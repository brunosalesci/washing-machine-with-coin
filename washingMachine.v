==> flow/design.v <==
module washing_Machine(
		input CLOCK_27,   
		output reg [3:0] LEDG,		 
		output reg [6:0] HEX6,
		output reg [6:0] HEX4,
		output reg [6:0] HEX7,
		output reg [6:0] HEX5,
		output reg [6:0] HEX3,
		output reg [6:0] HEX2,
		output reg [6:0] HEX0,
		output reg GPIO,
		input wire [1:0] SW,  
		output reg [17:0] LEDR);   
	initial HEX6 = 7'b1111111;
	initial HEX4 = 7'b1111111;
	integer contador = 0;	 
	integer jaContou;	 
	reg flag = 0;		 
	reg [23:0] cnt;									 
	always @(posedge CLOCK_27) cnt <= cnt+24'h1;
	wire cntovf = &cnt;
	reg [3:0] UNI;		 
	always @(posedge CLOCK_27) begin		
		if(cntovf) UNI = (UNI==4'h9 ? 4'h0 : UNI+4'h1);	 
	end													 
	reg [1:0] modo; 	 
	parameter modo_espera = 0, limpeza_padrao = 1, limpeza_rapida = 2;	  
	always @ (posedge CLOCK_27) begin	 
		case (SW[1:0])
			2'b00:
			begin
				HEX3 = 7'b1000110;
				HEX2 = 7'b1000111;								 
				HEX0 = 7'b0100100;
				HEX7 = 7'b0010010;								 
				HEX5 = 7'b1000110;								 
				LEDR = 18'b000000000000000000;
				modo <= modo_espera;	 
			end
			2'b01: 
			begin
				HEX3 = 7'b1000110;
				HEX2 = 7'b1000111;								 
				HEX0 = 7'b0100100;
				HEX7 = 7'b0010010;
				HEX5 = 7'b1000110;
				modo <= limpeza_padrao;		 
			end
			2'b10: 
			begin
				HEX3 = 7'b1000110;
				HEX2 = 7'b1000111;								 
				HEX0 = 7'b0100100;
				HEX7 = 7'b0010010;
				HEX5 = 7'b1000110;
				modo <= limpeza_rapida;		 
			end
			2'b11:						 
			begin
				HEX3 = 7'b1000110;
				HEX2 = 7'b1000111;								 
				HEX0 = 7'b0100100;
				HEX7 = 7'b1111111;
				HEX5 = 7'b1111111;
				LEDR = 18'b111111111111111111;	 
				modo <= modo_espera;
			end
		endcase
	end
	initial GPIO = 1'b0;
	always@ (posedge CLOCK_27) begin  
		if(UNI == 4'h0)				 
			jaContou = 0;
		if (UNI == 4'h9 && ((SW == 2'b01) || (SW == 2'b10)) && jaContou == 0) begin		 
			contador = contador + 1;
			jaContou = 1;
		end
		if (SW == 2'b00)	 
			contador = 0;
	end
	always @ (posedge CLOCK_27) begin 	 
		case (modo)
			modo_espera:
			begin
				HEX4 = 7'b1111111;
				HEX6 = 7'b1111111; 	 
				LEDG = 4'b0000;
			end
			limpeza_padrao:	 
			begin
				if(contador == 1) begin											 
					GPIO <= 1'b0;
					HEX4 = 7'b0000110;
					LEDG = 4'b1000;
				end
				if (contador == 2) begin										 
					GPIO <= 1'b1;
					HEX4 = 7'b0001000;
					LEDG = 4'b0100;	
				end
				if (contador == 3) begin										 
					GPIO <= 1'b0;
					HEX4 = 7'b0001100;
					LEDG = 4'b0010;
				end
				if (contador == 4) begin										 
					GPIO <= 1'b1;
					HEX4 = 7'b0001000;
					LEDG = 4'b0100;
				end
				if (contador == 5) begin
					GPIO <= 1'b0;
					HEX4 = 7'b0100001;											 
					LEDG = 4'b0000;
				end
				if (contador == 6) begin
					GPIO <= 1'b1;
					HEX4 = 7'b1000110;											 
					LEDG = 4'b0001;
				end
				if (contador == 7) begin
					GPIO <= 1'b0;
					HEX4 = 7'b0001110;											 
					LEDG = 4'b1111;
				end
			end
			limpeza_rapida:	 
				begin	
					if(contador == 1) begin
						GPIO <= 1'b0;
						HEX6 = 7'b0000110;										 
						LEDG = 4'b1000;
					end
					if (contador == 2) begin
						GPIO <= 1'b1;
						HEX6 = 7'b0001000;										 
						LEDG = 4'b0100;
					end
					if (contador == 3) begin
						GPIO <= 1'b0;
						HEX6 = 7'b0100001;									 
						LEDG = 4'b0000;
					end
					if (contador == 4) begin
						GPIO <= 1'b1;
						HEX6 = 7'b1000110;										 
						LEDG = 4'b0001;
					end
					if (contador == 5) begin
						GPIO <= 1'b0;
						HEX6 = 7'b0001110;										 
						LEDG = 4'b1111;
					end
				end
		endcase
	end
endmodule
## Tool chain data of washing_Machine

The steps from the RTL of washing_Machine to its reports follow in flow order.
Line numbers count from 1 in the design file above.
Operators carry their Yosys type and port widths (W data, S select, Z words).
Cell names lack the library's common part.
A cell with - has no value.

| inputs | value |
|---|---|
| design top | washing_Machine |
| clock | CLOCK_27 |
| standard-cell library | sky130hd |
| library corner | tt_025C_1v80 |

## Word-level counts

Source: Yosys, flattened and elaborated, memories not mapped. Widths are those after wreduce. Registers that Yosys merges into a memory's read port (data or address) are not register bits. Print and check cells do not count. Equal cells are merged and count once.

| bit counts | value |
|---|---|
| flip-flop bits (word level) | 145 |
| word-level cells | 83 |

| operators by class | value |
|---|---|
| reductions and logical operators | 17 |
| add/subtract/negate cells | 3 |
| equality and inequality tests | 15 |
| multiplexer cells | 36 |

Operator list:

| cell | count |
|---|---|
| $eq A32 B4 Y1 const B | 4 |
| $mux W7 | 10 |
| $eq A32 B3 Y1 const B | 2 |
| $pmux W7 S2 | 4 |
| $mux W4 | 10 |
| $pmux W18 S2 | 1 |
| $add A32 B2 Y32 const B | 1 |
| $eq A32 B2 Y1 const B | 1 |
| $logic_not A32 Y1 | 1 |
| $mux W32 | 1 |
| $add A24 B1 Y24 const B | 1 |
| $reduce_and A24 Y1 | 1 |
| $pmux W4 S3 | 1 |
| $ne A8 B8 Y1 const B | 1 |
| $mux W1 | 7 |
| $eq A2 B2 Y1 const B | 3 |
| $reduce_bool A2 Y1 | 3 |
| $ne A6 B6 Y1 const B | 1 |
| $pmux W2 S3 | 1 |
| $eq A2 B1 Y1 const B | 2 |
| $logic_not A2 Y1 | 2 |
| $reduce_and A2 Y1 | 2 |
| $reduce_or A2 Y1 | 2 |
| $add A4 B1 Y4 const B | 1 |
| $eq A4 B4 Y1 const B | 1 |
| $logic_not A4 Y1 | 1 |
| $reduce_bool A3 Y1 | 1 |
| $reduce_or A3 Y1 | 1 |

Not listed: further kinds 3, cells in them 4.

## Depth

Yosys ltp: most cells in a row. Word level: on the elaborated netlist, between registers, memories and ports. Mapped: between sequential cells and ports; inverters and the memories' decode and read muxes count.

| logic depth | value |
|---|---|
| depth in word-level cells | 9 |
| ABC_AREA | 0 |
| gate-level depth with buffers | 8 |
| mapped depth without buffers | 7 |

## Mapped cells and area

Source: synth_stat.txt of the flow (Yosys; design flattened, memories mapped). It holds for the ABC_AREA given above (unset counts as 0); a run with the other value may have another netlist.
Totals and module areas in this step are rounded.

| mapped netlist | value |
|---|---|
| flip-flop cells | 82 |
| standard cells after synthesis | 461 |
| buffer cells | 72 |
| sequential part of the area | 1850 um^2 |
| chip area (Yosys) | 4310 um^2 |

Cells by type:

| type | count | total area (um^2) |
|---|---|---|
| dfxtp_1 | 61 | 1.22E+03 |
| edfxtp_1 | 21 | 630.605 |
| buf_4 | 55 | 412.896 |
| xor2_1 | 23 | 201.443 |
| xnor2_1 | 22 | 192.685 |
| ha_1 | 12 | 150.144 |
| nor2_1 | 38 | 142.637 |
| nand2_1 | 32 | 120.115 |
| nand3_1 | 23 | 115.11 |
| nand4_1 | 17 | 106.352 |
| o21ai_0 | 18 | 90.086 |
| a21oi_1 | 16 | 80.077 |
| and3_1 | 12 | 75.072 |
| inv_1 | 16 | 60.058 |
| o31ai_1 | 6 | 45.043 |
| and4_1 | 5 | 43.792 |
| or3_1 | 7 | 43.792 |
| clkbuf_1 | 11 | 41.29 |

Other cell types: 40; their cells: 66.

## Timing after synthesis

Path of least setup slack by OpenSTA after synthesis, without wires, with an ideal clock, recovery checks aside; 20% of the period is set as input and as output delay. Where synthesis merged equal registers, the netlist keeps one of their names.

| timing post-synthesis | value |
|---|---|
| kind | reg2reg |
| start | register contador[3] |
| end | register HEX4[1] |
| path slack | 0.301 ns |
| stages | 8 |
| data required time | 2.173 ns |
| buffers on the path | 2 |
| arrival | 1.872 ns |
| clock period | 2.55 ns |
| delay of the path | 2.249 ns |
| period reached after synthesis | 2.249 ns |

"delay of the path" is the arrival time less input delay plus setup time.
"stages" counts driving pins, that of a launching flip-flop among them; a cell with two outputs on the path counts twice.
"period reached after synthesis" is the clock period less the worst setup slack; recovery checks do not enter. This is arithmetic on one report: input and output delays are still those of the set period (20% each).
Between the ends stands the longest chain of elaborated cells between them, by number of cells; it is not shown to be the way that was timed. Of several equally long chains one is given.
A line is the first line of the expression or statement that the cell stems from. Yosys adds cells for indexed reads and writes and turns some case tables into memories.
A register here has more assigning lines than the two given.
The path ends at the enable pin of a flip-flop; only ways to that pin are counted.

| between the ends, post-synthesis | value |
|---|---|
| cells stage by stage | dfxtp_1 > nor4_1 > nand4_2 > or2_1 > buf_2 > buf_6 > a311o_1 > o21ai_0 |
| length of the longest elaborated chain | 3 |
| elaborated cells on any way between the ends | 9 |
| those cells by class | eq/ne: 8; reduce/logical: 1 |

Ends and longest elaborated chain, post-synthesis:

| item | RTL line | source |
|---|---|---|
| from (decl) | 16 | `integer contador = 0;` |
| from (assign) | 75 | `contador = contador + 1;` |
| from (assign) | 79 | `contador = 0;` |
| $eq A32 B4 Y1 | 116 | `if (contador == 6) begin` |
| $ne A8 B8 Y1 | - |  |
| $reduce_and A2 Y1 | - |  |
| to (assign) | 113 | `HEX4 = 7'b0100001;` |
| to (assign) | 118 | `HEX4 = 7'b1000110;` |
| to (decl) | 5 | `output reg [6:0] HEX4,` |

## Worst path after layout

Path of least setup slack in the final report of run A (OpenROAD, finished layout, wires in). Where an end is a register, its clock arrival counts in the times.

| timing after layout | value |
|---|---|
| kind | reg2reg |
| start | register contador[16] |
| end | register LEDG[2] |
| buffers on the path | 1 |
| clock period | 1.54 ns |
| path slack | -0.40 ns |
| stages | 7 |
| data required time | 1.64 ns |
| arrival | 2.04 ns |

Between the ends stands the longest chain of elaborated cells between them, by number of cells; it is not shown to be the way that was timed. Of several equally long chains one is given.
A register here has more assigning lines than the two given.

| between the ends, after layout | value |
|---|---|
| cells stage by stage | dfxtp_2 > nor4_4 > nand4_2 > buf_6 > o41ai_2 > o31ai_1 > a22o_1 |
| length of the longest elaborated chain | 9 |
| elaborated cells on any way between the ends | 18 |
| those cells by class | eq/ne: 7; mux: 11 |

Ends and longest elaborated chain, after layout:

| item | RTL line | source |
|---|---|---|
| from (decl) | 16 | `integer contador = 0;` |
| from (assign) | 75 | `contador = contador + 1;` |
| from (assign) | 79 | `contador = 0;` |
| $eq A32 B2 Y1 | 91 | `if(contador == 1) begin` |
| $mux W4 | 91 |  |
| $mux W4 | 96 | `if (contador == 2) begin` |
| $mux W4 | 101 | `if (contador == 3) begin` |
| $mux W4 | 106 | `if (contador == 4) begin` |
| $mux W4 | 111 | `if (contador == 5) begin` |
| $mux W4 | 116 | `if (contador == 6) begin` |
| $mux W4 | 121 | `if (contador == 7) begin` |
| $pmux W4 S3 | 82 | `case (modo)` |
| to (assign) | 87 | `LEDG = 4'b0000;` |
| to (assign) | 94 | `LEDG = 4'b1000;` |
| to (decl) | 3 | `output reg [3:0] LEDG,` |

2 stored runs of washing_Machine in the flow (synthesis by Yosys, layout by OpenROAD, sky130hd cells), in arbitrary order. Constraints: input delay and output delay 20% of the set period each, output load 0.01 pF.
"achieved period" is the run's clock period less its worst setup slack. It is reckoned from that one timing run; input and output delays stay at 20% of the period that was set.
"worst setup path time" means the part of the period allowed to the worst setup path (the constraints hold back 20% at inputs and 20% at outputs) less its slack; where the path has registers, the arrival times of their clocks count too.
Values from the reports are rounded here.

## Run A

==> flow/run.sh <==
#!/bin/bash
# the make line also repeats the synthesis and layout settings of config.mk as NAME=value (left out here)
make -C /OpenROAD-flow-scripts/flow DESIGN_CONFIG=/design/flow/config.mk WORK_HOME=/design/flow/orfs CLKGATE_MAP_FILE= finish
==> flow/config.mk <==
export PLATFORM = sky130hd
export DESIGN_NAME = washing_Machine
export DESIGN_NICKNAME = washing_Machine
export VERILOG_FILES = /design/flow/design.v
export SDC_FILE = /design/flow/constraint.sdc
export NUM_CORES = 4
export LEC_CHECK = 0
export CAP_MARGIN = 20
export CELL_PAD_IN_SITES_GLOBAL_PLACEMENT = 3
export CORE_MARGIN = 2
export CORE_UTILIZATION = 29
export CTS_CLUSTER_SIZE = 99
export MAX_ROUTING_LAYER = met4
export PLACE_DENSITY_LB_ADDON = 0.1
export SETUP_SLACK_MARGIN = 0.06
export SLEW_MARGIN = 15
==> flow/constraint.sdc <==
create_clock -name core_clock -period 1.54 [get_ports {CLOCK_27}]
set_input_delay 0.3080 -clock core_clock [delete_from_list [all_inputs] [get_ports {CLOCK_27}]]
set_output_delay 0.3080 -clock core_clock [all_outputs]
set_load 0.01 [all_outputs]

| result of run A | value |
|---|---|
| achieved period | 1.944 ns |
| sum of negative setup slack | -14.1 ns |
| smallest setup slack | -0.404 ns |
| chip area in the Yosys report | 4310 um^2 |
| final utilization | 45.4% |
| final worst hold slack | 0.455 ns |
| area inside the die boundary | 15800 um^2 |
| worst setup path time | 1.94 ns |
| critical path kind | reg2reg |

## Run B

==> flow/run.sh <==
#!/bin/bash
# the make line also repeats the synthesis and layout settings of config.mk as NAME=value (left out here)
make -C /OpenROAD-flow-scripts/flow DESIGN_CONFIG=/design/flow/config.mk WORK_HOME=/design/flow/orfs CLKGATE_MAP_FILE= finish
==> flow/config.mk <==
export PLATFORM = sky130hd
export DESIGN_NAME = washing_Machine
export DESIGN_NICKNAME = washing_Machine
export VERILOG_FILES = /design/flow/design.v
export SDC_FILE = /design/flow/constraint.sdc
export NUM_CORES = 4
export LEC_CHECK = 0
export CAP_MARGIN = 20
export CORE_ASPECT_RATIO = 1.1
export CORE_MARGIN = 2
export CORE_UTILIZATION = 54
export CTS_CLUSTER_DIAMETER = 126
export CTS_CLUSTER_SIZE = 95
export GPL_ROUTABILITY_DRIVEN = 1
export PLACE_DENSITY_LB_ADDON = 0.24
export SETUP_SLACK_MARGIN = 0.68
export SLEW_MARGIN = 20
export TNS_END_PERCENT = 30
==> flow/constraint.sdc <==
create_clock -name core_clock -period 3.58 [get_ports {CLOCK_27}]
set_input_delay 0.7160 -clock core_clock [delete_from_list [all_inputs] [get_ports {CLOCK_27}]]
set_output_delay 0.7160 -clock core_clock [all_outputs]
set_load 0.01 [all_outputs]

| result of run B | value |
|---|---|
| achieved period | 2.792 ns |
| sum of negative setup slack | 0.000 ns |
| smallest setup slack | 0.788 ns |
| chip area in the Yosys report | 4310 um^2 |
| final utilization | 60.5% |
| final worst hold slack | 0.426 ns |
| area inside the die boundary | 8710 um^2 |
| worst setup path time | 2.08 ns |
| critical path kind | in2reg |
